==> flow/design.v <==
`timescale 1ns/1ps
module alu(
           clk,            
           rst_n,          
           src1,           
           src2,           
           ALU_control,    
           result,         
           zero,           
           cout,           
           overflow        
           );
input           clk;
input           rst_n;
input  [32-1:0] src1;
input  [32-1:0] src2;
input   [4-1:0] ALU_control;
output [32-1:0] result;
output          zero;
output          cout;
output          overflow;
reg    [32-1:0] result;
reg             zero;
reg             cout;
reg             overflow;
wire   [32-1:0] result_temp;
wire            zero_temp;
wire            cout_temp;
wire            overflow_temp;
wire            set;
wire   [31-1:0] carry;
alu_top bit_0 (src1[0],  src2[0],  set,  ALU_control[3], ALU_control[2], ALU_control[2], ALU_control[1:0], result_temp[0], carry[0]);
alu_top bit_1 (src1[1],  src2[1],  1'b0, ALU_control[3], ALU_control[2], carry[0],  ALU_control[1:0], result_temp[1],  carry[1]);
alu_top bit_2 (src1[2],  src2[2],  1'b0, ALU_control[3], ALU_control[2], carry[1],  ALU_control[1:0], result_temp[2],  carry[2]);
alu_top bit_3 (src1[3],  src2[3],  1'b0, ALU_control[3], ALU_control[2], carry[2],  ALU_control[1:0], result_temp[3],  carry[3]);
alu_top bit_4 (src1[4],  src2[4],  1'b0, ALU_control[3], ALU_control[2], carry[3],  ALU_control[1:0], result_temp[4],  carry[4]);
alu_top bit_5 (src1[5],  src2[5],  1'b0, ALU_control[3], ALU_control[2], carry[4],  ALU_control[1:0], result_temp[5],  carry[5]);
alu_top bit_6 (src1[6],  src2[6],  1'b0, ALU_control[3], ALU_control[2], carry[5],  ALU_control[1:0], result_temp[6],  carry[6]);
alu_top bit_7 (src1[7],  src2[7],  1'b0, ALU_control[3], ALU_control[2], carry[6],  ALU_control[1:0], result_temp[7],  carry[7]);
alu_top bit_8 (src1[8],  src2[8],  1'b0, ALU_control[3], ALU_control[2], carry[7],  ALU_control[1:0], result_temp[8],  carry[8]);
alu_top bit_9 (src1[9],  src2[9],  1'b0, ALU_control[3], ALU_control[2], carry[8],  ALU_control[1:0], result_temp[9],  carry[9]);
alu_top bit_10(src1[10], src2[10], 1'b0, ALU_control[3], ALU_control[2], carry[9],  ALU_control[1:0], result_temp[10], carry[10]);
alu_top bit_11(src1[11], src2[11], 1'b0, ALU_control[3], ALU_control[2], carry[10], ALU_control[1:0], result_temp[11], carry[11]);
alu_top bit_12(src1[12], src2[12], 1'b0, ALU_control[3], ALU_control[2], carry[11], ALU_control[1:0], result_temp[12], carry[12]);
alu_top bit_13(src1[13], src2[13], 1'b0, ALU_control[3], ALU_control[2], carry[12], ALU_control[1:0], result_temp[13], carry[13]);
alu_top bit_14(src1[14], src2[14], 1'b0, ALU_control[3], ALU_control[2], carry[13], ALU_control[1:0], result_temp[14], carry[14]);
alu_top bit_15(src1[15], src2[15], 1'b0, ALU_control[3], ALU_control[2], carry[14], ALU_control[1:0], result_temp[15], carry[15]);
alu_top bit_16(src1[16], src2[16], 1'b0, ALU_control[3], ALU_control[2], carry[15], ALU_control[1:0], result_temp[16], carry[16]);
alu_top bit_17(src1[17], src2[17], 1'b0, ALU_control[3], ALU_control[2], carry[16], ALU_control[1:0], result_temp[17], carry[17]);
alu_top bit_18(src1[18], src2[18], 1'b0, ALU_control[3], ALU_control[2], carry[17], ALU_control[1:0], result_temp[18], carry[18]);
alu_top bit_19(src1[19], src2[19], 1'b0, ALU_control[3], ALU_control[2], carry[18], ALU_control[1:0], result_temp[19], carry[19]);
alu_top bit_20(src1[20], src2[20], 1'b0, ALU_control[3], ALU_control[2], carry[19], ALU_control[1:0], result_temp[20], carry[20]);
alu_top bit_21(src1[21], src2[21], 1'b0, ALU_control[3], ALU_control[2], carry[20], ALU_control[1:0], result_temp[21], carry[21]);
alu_top bit_22(src1[22], src2[22], 1'b0, ALU_control[3], ALU_control[2], carry[21], ALU_control[1:0], result_temp[22], carry[22]);
alu_top bit_23(src1[23], src2[23], 1'b0, ALU_control[3], ALU_control[2], carry[22], ALU_control[1:0], result_temp[23], carry[23]);
alu_top bit_24(src1[24], src2[24], 1'b0, ALU_control[3], ALU_control[2], carry[23], ALU_control[1:0], result_temp[24], carry[24]);
alu_top bit_25(src1[25], src2[25], 1'b0, ALU_control[3], ALU_control[2], carry[24], ALU_control[1:0], result_temp[25], carry[25]);
alu_top bit_26(src1[26], src2[26], 1'b0, ALU_control[3], ALU_control[2], carry[25], ALU_control[1:0], result_temp[26], carry[26]);
alu_top bit_27(src1[27], src2[27], 1'b0, ALU_control[3], ALU_control[2], carry[26], ALU_control[1:0], result_temp[27], carry[27]);
alu_top bit_28(src1[28], src2[28], 1'b0, ALU_control[3], ALU_control[2], carry[27], ALU_control[1:0], result_temp[28], carry[28]);
alu_top bit_29(src1[29], src2[29], 1'b0, ALU_control[3], ALU_control[2], carry[28], ALU_control[1:0], result_temp[29], carry[29]);
alu_top bit_30(src1[30], src2[30], 1'b0, ALU_control[3], ALU_control[2], carry[29], ALU_control[1:0], result_temp[30], carry[30]);
alu_msb bit_31(src1[31], src2[31], 1'b0, ALU_control[3], ALU_control[2], carry[30], ALU_control[1:0], result_temp[31], cout_temp, set, overflow_temp);
assign zero_temp = ~(result_temp[0]  | result_temp[1]  | result_temp[2]  | result_temp[3]  | result_temp[4]  |
                     result_temp[5]  | result_temp[6]  | result_temp[7]  | result_temp[8]  | result_temp[9]  |
                     result_temp[10] | result_temp[11] | result_temp[12] | result_temp[13] | result_temp[14] |
                     result_temp[15] | result_temp[16] | result_temp[17] | result_temp[18] | result_temp[19] |
                     result_temp[20] | result_temp[21] | result_temp[22] | result_temp[23] | result_temp[24] |
                     result_temp[25] | result_temp[26] | result_temp[27] | result_temp[28] | result_temp[29] |
                     result_temp[30] | result_temp[31]);
always@( posedge clk or negedge rst_n )
begin
	if(!rst_n) begin
        result[31:0] <= 0;
        cout <= 0;
        overflow <= 0;
        zero <= 0;
	end
	else begin
		result[31:0] <= result_temp[31:0];
		cout <= cout_temp;
		overflow <= overflow_temp;
		zero <= zero_temp;
	end
end
endmodule
`timescale 1ns/1ps
module alu_msb(
              src1,        
              src2,        
              less,        
              A_invert,    
              B_invert,    
              cin,         
              operation,   
              result,      
              cout,        
              set,         
              overflow     
              );
input         src1;
input         src2;
input         less;
input         A_invert;
input         B_invert;
input         cin;
input [2-1:0] operation;
output        result;
output        cout;
output        set;
output        overflow;
wire          a_out;
wire          b_out;
reg           result;
reg           overflow;
reg           cout;
assign a_out = (A_invert)? !src1: src1;
assign b_out = (B_invert)? !src2: src2;
assign set = a_out ^ b_out ^ cin;
always@(*)
begin
    case(operation[1:0])
        2'b00: begin  
            result = a_out & b_out;
            cout = 0;
            overflow = 0;
        end
        2'b01: begin  
            result = a_out | b_out;
            cout = 0;
            overflow = 0;
        end
        2'b10: begin  
            result = a_out ^ b_out ^ cin;
            cout = (a_out & b_out & ~cin) | (a_out & ~b_out & cin) | (~a_out & b_out & cin) | (a_out & b_out & cin);
            overflow = cin ^ cout;
        end
        2'b11: begin  
            result = less;
            cout = 0;
            overflow = 0;
        end
    endcase
end
endmodule
`timescale 1ns/1ps
module alu_top(
              src1,        
              src2,        
              less,        
              A_invert,    
              B_invert,    
              cin,         
              operation,   
              result,      
              cout         
              );
input         src1;
input         src2;
input         less;
input         A_invert;
input         B_invert;
input         cin;
input [2-1:0] operation;
output        result;
output        cout;
wire          a_out;
wire          b_out;
reg           result;
assign a_out = (A_invert)? !src1: src1;
assign b_out = (B_invert)? !src2: src2;
assign cout = (a_out & b_out & ~cin) | (a_out & ~b_out & cin) | (~a_out & b_out & cin) | (a_out & b_out & cin);
always@(*)
begin
    case(operation[1:0])
        2'b00: result = a_out & b_out;
        2'b01: result = a_out | b_out;
        2'b10: result = a_out ^ b_out ^ cin;
        2'b11: result = less;
    endcase
end
endmodule
# Reports on alu
# The steps from the RTL of alu to its reports follow in flow order.
# Line numbers count from 1 in the design file above.
# Operators: Yosys type, input widths -> output width; for muxes data width and select width s.
# Library cell names are shortened.
# The mark -- stands for no value.
[design] top_module="alu" clk_port="clk" cell_library="sky130hd" pvt_corner="tt_025C_1v80"

# Word level
# Source: Yosys, flattened and elaborated, memories not mapped. Widths are those after wreduce; folded enables and synchronous resets count as part of the registers. Registers that Yosys merges into a memory's read port (data or address) are not register bits. Print and check cells do not count. Equal cells are merged and count once.
[classes] mux=98 reduce_and_logical=66 equal=3 n_logic=545
[ops] op="$and 1x1->1" count=224
[ops] op="$or 1x1->1" count=159
[ops] op="$pmux 1 s4" count=32
[ops] op="$not 1->1" count=97
[ops] op="$xor 1x1->1" count=65
[ops] op="$logic_not 1->1" count=64
[ops] op="$mux 1" count=64
[ops] op="$eq 2x2->1 const B" count=2
[ops] op="$pmux 1 s2" count=2
[ops] op="$reduce_or 3->1" count=1
[ops] op="$eq 2x1->1 const B" count=1
[ops] op="$logic_not 2->1" count=1
[word_totals] input_bits=70 regBits=35 elab_cells=716 out_inout_bits=35

# Logic depth
# Yosys ltp: most cells in a row. Word level: on the elaborated netlist, between registers, memories and ports. Mapped: between sequential cells and ports; inverters and the memories' decode and read muxes count.
[logic_depth] depth_word=192 ABC_AREA=0 mapped_depth=42

# Netlist
# Yosys stat after the flow's synthesis: flattened, memories mapped to cells. It holds for the ABC_AREA given above (unset counts as 0); a run with the other value may have another netlist.
[mapped] sequential_area_um2=875.8 mapped_cells=407 buf_cells=21 ffs=35 yosys_area_um2=3945.0
[types] type="dfrtp_1" count=35
[types] type="ha_1" count=64
[types] type="fa_1" count=29
[types] type="xor2_1" count=65
[types] type="inv_1" count=63
[types] type="o22ai_1" count=30
[types] type="nor2b_1" count=29
[types] type="a21oi_1" count=30
[types] type="clkbuf_1" count=14
[types] type="xnor2_1" count=6
[types] type="nor4_1" count=7
[types] type="buf_2" count=6
[types] type="nor2_1" count=7
[types] type="o221ai_2" count=1
[types] type="and3_1" count=2
[types] type="nor4_2" count=1
[types] type="buf_6" count=1
[types] type="nand2_1" count=3
# Other cell types: 12; their cells: 14.
# The figures by module come from a second, unflattened synthesis with its own total; it is not the netlist above.
[unflattened] hier_cells=342 hier_area_um2=4066.4
# Each row is one instance without its submodules.
[modules] mod="alu_top" mod_seq_area_um2=0.0 n_inst=31 area_um2=96.3 cells=9
[modules] mod="alu" mod_seq_area_um2=875.8 n_inst=1 area_um2=952.2 cells=47
[modules] mod="alu_msb" mod_seq_area_um2=0.0 n_inst=1 area_um2=127.6 cells=16

# Timing after synthesis
# OpenSTA on the mapped netlist: ideal clock, no wires. The path of least setup slack (recovery checks aside). Input and output delay are each 20% of the period. Register names are those of the netlist, which keeps one name where synthesis merged equal registers.
[synth_timing] path_kind="input -> register" start="input port ALU_control[3]" end="register zero" arrival_time_ps=16834 t_first_pin_ps=3660 n_path_buf=2 slack_ps=1371 period_ps=18300 setup_time_ps=96 delay_ps=13270 driving_pins=41 required_time_ps=18204 synth_period_reached_ps=16929
# "delay_ps" is the arrival time less input delay plus setup time.
# "driving_pins": output pins that drive a net of the path, with the launching flip-flop's if there is one; two outputs of one cell count as two.
# "synth_period_reached_ps" = period - worst setup slack (recovery checks aside). The figure is calculated, with input and output delays left at 20% of the set period.
[synth_between] cell_sequence="buf_6 > clkbuf_1 > xor2_1 > ha_1 > nor2_1 > o21ba_2 > fa_1 > fa_1 > fa_1 > fa_1 > fa_1 > fa_1 > fa_1 > fa_1 > fa_1 > fa_1 > fa_1 > fa_1 > [... 5 more ...] > fa_1 > fa_1 > fa_1 > fa_1 > fa_1 > fa_1 > fa_1 > fa_1 > fa_1 > fa_1 > fa_1 > fa_1 > nor2b_1 > a21oi_1 > o22ai_1 > nor4_1 > nand4_1 > nor4_2"
[synth_lines] element="from (decl)" line=17 rtl="input   [4-1:0] ALU_control;"
[synth_lines] element="to (assign)" line=77 rtl="zero <= 0;"
[synth_lines] element="to (assign)" line=83 rtl="zero <= zero_temp;"
[synth_lines] element="to (decl)" line=19 rtl="output          zero;"
# No chain of elaborated cells between the ends is given.

# Path in the finished layout
# Path of least setup slack in the final report of run 2 (OpenROAD, finished layout, wires in). Where an end is a register, its clock arrival counts in the times.
# The path's times are printed in steps of 10 ps; the period is the one set.
[layout_timing] path_kind="input -> register" start="input port ALU_control[3]" end="register zero" setup_time_ps=90 required_time_ps=20100 arrival_time_ps=15990 t_first_pin_ps=3980 period_ps=19900 n_path_buf=1 driving_pins=40 slack_ps=4110
[layout_between] cell_sequence="buf_16 > xnor2_4 > a211oi_2 > o21ai_2 > o21ba_4 > fa_2 > fa_2 > fa_2 > fa_2 > fa_2 > fa_2 > fa_2 > fa_2 > fa_2 > fa_2 > fa_2 > fa_2 > fa_2 > [... 4 more ...] > fa_2 > fa_2 > fa_2 > fa_2 > fa_2 > fa_2 > fa_2 > fa_2 > fa_2 > fa_2 > fa_2 > fa_1 > nor2b_2 > a21oi_2 > o22ai_2 > nor4_2 > nand4_1 > nor4_2"
[layout_lines] element="from (decl)" line=17 rtl="input   [4-1:0] ALU_control;"
[layout_lines] element="to (assign)" line=77 rtl="zero <= 0;"
[layout_lines] element="to (assign)" line=83 rtl="zero <= zero_temp;"
[layout_lines] element="to (decl)" line=19 rtl="output          zero;"
# No chain of elaborated cells between the ends is given.

Memo
Re: implementation data of alu

Record of 2 stored runs of the RTL-to-layout flow on alu, platform sky130hd. The runs are unordered. Constraints: input delay and output delay 20% of the set period each, output load 0.01 pF.
"worst_path_allowed_less_slack_ps" is the time allowed to the run's worst setup path (the clock period less input and output delay, where it has them) less its slack. Clock arrival times count: a late capture clock shortens it, a late launch clock lengthens it.
"worst_path_allowed_less_slack_ps" is known to 10 ps.

[flow] run 1: files
==> flow/run.sh <==
#!/bin/bash
# the make line also repeats the synthesis and layout settings of config.mk as NAME=value (left out here)
make -C /OpenROAD-flow-scripts/flow DESIGN_CONFIG=/design/flow/config.mk WORK_HOME=/design/flow/orfs CLKGATE_MAP_FILE= finish
==> flow/config.mk <==
export PLATFORM = sky130hd
export DESIGN_NAME = alu
export DESIGN_NICKNAME = alu
export VERILOG_FILES = /design/flow/design.v
export SDC_FILE = /design/flow/constraint.sdc
export NUM_CORES = 4
export LEC_CHECK = 0
export ABC_AREA = 0
export CAP_MARGIN = 20
export CELL_PAD_IN_SITES_DETAIL_PLACEMENT = 2
export CELL_PAD_IN_SITES_GLOBAL_PLACEMENT = 3
export CORE_ASPECT_RATIO = 1.17
export CORE_MARGIN = 2
export CORE_UTILIZATION = 39
export CTS_CLUSTER_DIAMETER = 333
export MAX_ROUTING_LAYER = met4
export PLACE_DENSITY = 0.76
export SLEW_MARGIN = 20
==> flow/constraint.sdc <==
create_clock -name core_clock -period 12.5 [get_ports {clk}]
set_input_delay 2.5000 -clock core_clock [delete_from_list [all_inputs] [get_ports {clk}]]
set_output_delay 2.5000 -clock core_clock [all_outputs]
set_load 0.01 [all_outputs]

[flow] run 1: did not finish, routing stopped with DPL-0033

[flow] run 2: files
==> flow/run.sh <==
#!/bin/bash
# the make line also repeats the synthesis and layout settings of config.mk as NAME=value (left out here)
make -C /OpenROAD-flow-scripts/flow DESIGN_CONFIG=/design/flow/config.mk WORK_HOME=/design/flow/orfs CLKGATE_MAP_FILE= finish
==> flow/config.mk <==
export PLATFORM = sky130hd
export DESIGN_NAME = alu
export DESIGN_NICKNAME = alu
export VERILOG_FILES = /design/flow/design.v
export SDC_FILE = /design/flow/constraint.sdc
export NUM_CORES = 4
export LEC_CHECK = 0
export CAP_MARGIN = 20
export CELL_PAD_IN_SITES_DETAIL_PLACEMENT = 0
export CELL_PAD_IN_SITES_GLOBAL_PLACEMENT = 0
export CORE_ASPECT_RATIO = 0.54
export CORE_MARGIN = 2
export CORE_UTILIZATION = 23
export CTS_CLUSTER_DIAMETER = 79
export CTS_CLUSTER_SIZE = 33
export SETUP_SLACK_MARGIN = 5.0
export SLEW_MARGIN = 20
==> flow/constraint.sdc <==
create_clock -name core_clock -period 19.9 [get_ports {clk}]
set_input_delay 3.9800 -clock core_clock [delete_from_list [all_inputs] [get_ports {clk}]]
set_output_delay 3.9800 -clock core_clock [all_outputs]
set_load 0.01 [all_outputs]

[flow] run 2: metrics
[metrics] worst_setup_slack_ps = 4105
[metrics] synthesis_area_um2 = 3945.0
[metrics] worst_path_allowed_less_slack_ps = 11810
[metrics] worst_path_kind = input -> register
[metrics] final_die_area_um2 = 18266.2
[metrics] stdcell_area_um2 = 5659.2
[metrics] fin_tns_ps = 0
[metrics] util_frac = 0.335
